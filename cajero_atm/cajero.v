==> flow/design.v <==
`timescale 1ns/1ps
module cajero_atm #(
    parameter INTENTOS_MAX = 3
)(
    input  wire        clk,
    input  wire        reset,
    input  wire        tarjeta_recibida,
    input  wire [3:0]  digito,
    input  wire        digito_stb,
    input  wire [15:0] pin_correcto,
    input  wire        tipo_trans,         
    input  wire [31:0] monto,
    input  wire        monto_stb,
    input  wire [63:0] balance_inicial,
    output reg  [63:0] balance_actualizado,
    output reg         balance_stb,
    output reg         entregar_dinero,
    output reg         fondos_insuficientes,
    output reg         pin_incorrecto,
    output reg         advertencia,
    output reg         bloqueo,
    output wire [3:0]  estado_actual,
    output wire [15:0] pin_ingresado_out
);
    assign estado_actual     = estado;
    assign pin_ingresado_out = pin_ingresado;
    localparam ESP_TARJ  = 0,
               LEER_PIN  = 1,
               VERIF_PIN = 2,
               PIN_OK    = 3,
               LEE_MONTO = 4,
               EVAL_OP   = 5,
               FONDOS_N  = 6,
               ACT_BAL   = 7,
               BLOQ_EST  = 8;
    reg [3:0] estado, sig_estado;
    reg [15:0] pin_ingresado;
    reg [2:0]  dig_cnt;
    reg [1:0]  intentos;
    reg        digito_stb_d;
    reg [31:0] monto_reg;
    reg        monto_ready;
    reg [63:0] balance_actual;
    reg        tarjeta_r;
always @(posedge clk or posedge reset) begin
    if (reset) begin
        estado           <= ESP_TARJ;        
        dig_cnt          <= 0;               
        pin_ingresado    <= 0;               
        intentos         <= 0;               
        digito_stb_d     <= 0;               
        tarjeta_r        <= 0;               
        monto_reg        <= 0;               
        monto_ready      <= 0;               
        balance_actual   <= 0;               
    end
    else begin
        estado       <= sig_estado;         
        digito_stb_d <= digito_stb;         
        tarjeta_r    <= tarjeta_recibida;   
        if (!tarjeta_r && tarjeta_recibida) begin
            balance_actual <= balance_inicial;  
            pin_ingresado  <= 0;                
            dig_cnt        <= 0;                
        end
        if (estado == LEER_PIN && digito_stb && !digito_stb_d) begin
            case (dig_cnt)
                0: pin_ingresado[15:12] <= digito;  
                1: pin_ingresado[11:8]  <= digito;  
                2: pin_ingresado[7:4]   <= digito;  
                3: pin_ingresado[3:0]   <= digito;  
            endcase
            dig_cnt <= dig_cnt + 1;  
        end
        if (monto_stb) begin
            monto_reg   <= monto;    
            monto_ready <= 1;        
        end
        if (estado == ACT_BAL && sig_estado == ESP_TARJ)
            balance_actual <= balance_actualizado;
        if (estado == VERIF_PIN && sig_estado == LEER_PIN)
            intentos <= intentos + 1;  
        else if (estado == PIN_OK)
            intentos <= 0;  
        if (estado == ACT_BAL)
            monto_ready <= 0;
    end
end
always @(*) begin
    sig_estado            = estado;           
    balance_stb           = 0;                
    entregar_dinero       = 0;                
    fondos_insuficientes  = 0;                
    pin_incorrecto        = 0;                
    advertencia           = 0;                
    bloqueo               = 0;                
    balance_actualizado   = balance_actual;   
    case (estado)
        ESP_TARJ: begin
            if (tarjeta_recibida)
                sig_estado = LEER_PIN;  
        end
        LEER_PIN: begin
            if (dig_cnt == 4)
                sig_estado = VERIF_PIN;  
        end
        VERIF_PIN: begin
            if (pin_ingresado == pin_correcto) begin
                sig_estado = PIN_OK;  
            end else begin
                pin_incorrecto = 1;  
                if (intentos == INTENTOS_MAX-1)
                    sig_estado = BLOQ_EST;  
                else begin
                    advertencia = (intentos == INTENTOS_MAX-2);  
                    sig_estado  = LEER_PIN;  
                end
            end
        end
        PIN_OK: begin
            sig_estado = LEE_MONTO;  
        end
        LEE_MONTO: begin
            if (monto_ready)
                sig_estado = EVAL_OP;  
        end
        EVAL_OP: begin
            if (!tipo_trans)
                sig_estado = ACT_BAL;  
            else if (balance_actual >= monto_reg)
                sig_estado = ACT_BAL;  
            else
                sig_estado = FONDOS_N;  
        end
        FONDOS_N: begin
            fondos_insuficientes = 1;  
            sig_estado           = ESP_TARJ;  
        end
        ACT_BAL: begin
            if (tipo_trans) begin
                balance_actualizado = balance_actual - monto_reg;  
                entregar_dinero     = 1;  
            end else begin
                balance_actualizado = balance_actual + monto_reg;  
            end
            balance_stb = 1;  
            sig_estado  = ESP_TARJ;  
        end
        BLOQ_EST: begin
            bloqueo = 1;  
        end
    endcase
end
endmodule
== Reports on cajero_atm ==
What the tools print for cajero_atm, step after step.
Line numbers count from 1 in the design file above.
Library cell names are shortened.
A cell with n/a has no value.
Design
  top: cajero_atm
  clock input: clk
  cell library: sky130hd
  timing corner: tt_025C_1v80

== Word-level counts ==
Source: Yosys, flattened and elaborated, memories not mapped. Widths are those after wreduce. Registers that Yosys merges into a memory's read port (data or address) are not register bits. Print and check cells do not count. Equal cells are merged and count once.
Storage and ports
  flip-flop bits (word level): 124
  latch bits: 0
  RAM bits: 0
  ROM bits: 0
  word width x clocked read ports: 0
  memory cells: 0
  bits of input ports: 122
  output and inout port bits: 90
  word-level cells: 85
Cells by class
  add/subtract/negate cells: 4
  $mul: 0
  div/mod/pow operators: 0
  order comparisons: 1
  equality and inequality tests: 16
  shifts and indexed selects: 0
  mux-type cells: 40
  bitwise logic cells: 0
  reductions and logical operators: 15
Operators by type and width (number)
  64-bit 2-to-1 mux: 4
  4-bit 2-to-1 mux: 17
  64-bit by 32-bit adder with 64-bit output: 1
  64-bit by 32-bit subtractor with 64-bit output: 1
  64-bit by 32-bit greater-or-equal comparator with 1-bit output: 1
  4-bit parallel mux with 7-bit select: 1
  16-bit equality test: 1
  4-bit by 3-bit equality test with 1-bit output (second input constant): 4
  1-bit 2-to-1 mux: 14
  2-bit nonzero test: 4
  4-bit by 1-bit equality test with 1-bit output (second input constant): 2
  4-bit by 2-bit equality test with 1-bit output (second input constant): 2
  4-bit zero test: 2
  3-bit by 2-bit equality test with 1-bit output (second input constant): 2
  3-bit 2-to-1 mux: 2
  1-bit logical AND: 5
  4-bit equality test (second input constant): 1
  2-bit 2-to-1 mux: 2
  3-bit by 1-bit adder with 3-bit output (second input constant): 1
  3-bit by 1-bit equality test with 1-bit output (second input constant): 1
  3-bit equality test (second input constant): 1
  3-bit zero test: 1
  1-bit zero test: 2
  2-bit by 1-bit adder with 2-bit output (second input constant): 1
  2-bit by 1-bit equality test with 1-bit output (second input constant): 1
  2-bit equality test (second input constant): 1
  2-bit OR reduction: 1

== Logic depth ==
Depth = most cells in a row (Yosys ltp): at word level without a register or memory, in the mapped netlist without a sequential cell, where the memories' decode and read muxes count.
Depth
  depth after elaboration: 7
  ABC_AREA: 1
  mapped depth: 22
  depth with buffers taken out: 21

== Netlist ==
Source: synth_stat.txt of the flow (Yosys; design flattened, memories mapped). It holds for the ABC_AREA given above (unset counts as 0); a run with the other value may have another netlist.
Cell types
  nand2_1: number 946, area in all 3.55E+03 sq um
  dfrtp_1: number 124, area in all 3.1E+03 sq um
  inv_1: number 389, area in all 1460.15 sq um
  nand3_1: number 240, area in all 1.2E+03 sq um
  nor2_1: number 263, area in all 987.197 sq um
  ha_1: number 71, area in all 888.352 sq um
  o21ai_0: number 114, area in all 570.547 sq um
  a21oi_1: number 70, area in all 350.336 sq um
  xor2_1: number 31, area in all 271.51 sq um
  nor3_1: number 37, area in all 185.178 sq um
  nand4_1: number 29, area in all 181.424 sq um
  buf_2: number 35, area in all 175.168 sq um
  clkbuf_1: number 34, area in all 127.622 sq um
  o211ai_1: number 13, area in all 97.594 sq um
  nor4_1: number 13, area in all 81.328 sq um
  nor2_2: number 12, area in all 75.072 sq um
  o21bai_1: number 10, area in all 75.072 sq um
  nand3b_1: number 8, area in all 60.058 sq um
Not listed: further types 31, cells in them 90.
Mapped netlist
  mapped cells: 2529
  mapped area: 14081.0 sq um
  sequential part of the area: 3103.0 sq um
  mapped flip-flops: 124
  buffers: 89

== Path before layout ==
Path of least setup slack by OpenSTA after synthesis, without wires, with an ideal clock, recovery checks aside; 20% of the period is set as input and as output delay. Where synthesis merged equal registers, the netlist keeps one of their names.
Timing after synthesis
  path type: input port to output port
  from: in tipo_trans
  to: out balance_actualizado[13]
  clock period: 6.82 ns
  external input delay: 1.364 ns
  output delay: 1.364 ns
  time at the first pin: 1.364 ns
  arrival time: 2.377 ns
  required time: 5.456 ns
  setup slack: 3.079 ns
  delay of the path: 1.013 ns
  stages: 7
  path buffers: 2
  period reached after synthesis: 3.741 ns
"delay of the path" = arrival - input delay + setup time.
At an output port there is no setup time.
"stages": output pins that drive a net of the path, with the launching flip-flop's if there is one; two outputs of one cell count as two.
"period reached after synthesis" is the clock period less the worst setup slack; recovery checks do not enter. This is arithmetic on one report: input and output delays are still those of the set period (20% each).
Between the ends stands the longest chain of elaborated cells between them, by number of cells; it is not shown to be the way that was timed. Of several equally long chains one is given.
A line is the first line of the expression or statement that the cell stems from. Yosys adds cells for indexed reads and writes and turns some case tables into memories.
Between the ends, after synthesis
  cells stage by stage: clkbuf_1 > clkbuf_1 > nand2_1 > o21ai_0 > xor2_1 > nand2_1 > o21ai_0
  length of the longest elaborated chain: 2
  elaborated cells between the ends (all ways): 2
  source lines of those cells: 2
  those cells by class: mux: 2
RTL lines, path after synthesis
  from (decl): RTL line 11  | input  wire        tipo_trans,
  64-bit 2-to-1 mux: RTL line 140  | if (tipo_trans) begin
  64-bit 2-to-1 mux: RTL line 98  | case (estado)
  to (decl): RTL line 15  | output reg  [63:0] balance_actualizado,

== Path in the finished layout ==
Path of least setup slack in the final report of entry A (OpenROAD, finished layout, wires in). Where an end is a register, its clock arrival counts in the times.
Timing after layout
  path type: flip-flop to output port
  from: reg balance_actual[11]
  to: out balance_actualizado[18]
  clock period: 4.94 ns
  output delay: 0.99 ns
  time at the first pin: 0.45 ns
  arrival time: 3.34 ns
  required time: 3.95 ns
  setup slack: 0.61 ns
  stages: 13
  path buffers: 1
Between the ends stands the longest chain of elaborated cells between them, by number of cells; it is not shown to be the way that was timed. Of several equally long chains one is given.
A register here has more assigning lines than the two given.
Between the ends, after layout
  cells stage by stage: dfrtp_1 > ha_4 > nand2_1 > nor2_2 > nand2_1 > inv_1 > nand4_1 > nand3b_1 > o21ai_0 > xnor2_1 > nand2_1 > nand2_1 > clkdlybuf4s50_1
  length of the longest elaborated chain: 3
  elaborated cells between the ends (all ways): 4
  source lines of those cells: 4
  those cells by class: add/sub: 2; mux: 2
RTL lines, path after layout
  from (decl): RTL line 43  | reg [63:0] balance_actual;
  from (assign): RTL line 62  | balance_actual <= balance_inicial;
  from (assign): RTL line 80  | balance_actual <= balance_actualizado;
  64-bit by 32-bit adder with 64-bit output: RTL line 144  | balance_actualizado = balance_actual + monto_reg;
  64-bit 2-to-1 mux: RTL line 140  | if (tipo_trans) begin
  64-bit 2-to-1 mux: RTL line 98  | case (estado)
  to (decl): RTL line 15  | output reg  [63:0] balance_actualizado,

Appendix: measured runs

Record of 2 stored runs of the RTL-to-layout flow on cajero_atm, platform sky130hd. The runs are unordered. Constraints: input delay and output delay 20% of the set period each, output load 0.01 pF.
"achieved clock period (ns)": clock period set for the run, less the worst setup slack. It is reckoned from that one timing run; input and output delays stay at 20% of the period that was set.
"worst setup path time (ns)": the worst setup path's part of the clock period (all of it between registers, 20% less for each end at a port) less its slack. A launch clock that arrives late makes it longer, a capture clock that arrives late makes it shorter.

settings of entry A
{
  "period_ns": 4.94,
  "CORE_UTILIZATION": 38,
  "SETUP_SLACK_MARGIN": 0.7,
  "PLACE_DENSITY_LB_ADDON": 0.1,
  "CORE_MARGIN": 6,
  "CELL_PAD_IN_SITES_GLOBAL_PLACEMENT": 0,
  "CELL_PAD_IN_SITES_DETAIL_PLACEMENT": 0,
  "ABC_AREA": 1,
  "GPL_TIMING_DRIVEN": 1,
  "CTS_CLUSTER_SIZE": 48,
  "CAP_MARGIN": 20,
  "SLEW_MARGIN": 20
}
report of entry A
yosys chip area after synthesis (um^2): 14081.0
finish__design__die__area: 41818.2
finish__design__instance__area__stdcell: 18559.0
finish__design__instance__utilization: 0.5155
finish__timing__setup__ws: 0.607
finish__timing__setup__tns: 0.000
finish__timing__hold__ws: 0.524
achieved clock period (ns): 4.333
worst setup path time (ns): 3.34
worst setup path kind: flip-flop to output port

settings of entry B
{
  "period_ns": 4.95,
  "CORE_UTILIZATION": 69,
  "PLACE_DENSITY": 0.38,
  "CORE_MARGIN": 9,
  "CELL_PAD_IN_SITES_GLOBAL_PLACEMENT": 3,
  "CELL_PAD_IN_SITES_DETAIL_PLACEMENT": 2,
  "ABC_AREA": 1,
  "GPL_ROUTABILITY_DRIVEN": 0,
  "CTS_CLUSTER_SIZE": 54,
  "CAP_MARGIN": 25,
  "SLEW_MARGIN": 25,
  "MIN_ROUTING_LAYER": "met2"
}
report of entry B: did not finish, place, GPL-0301
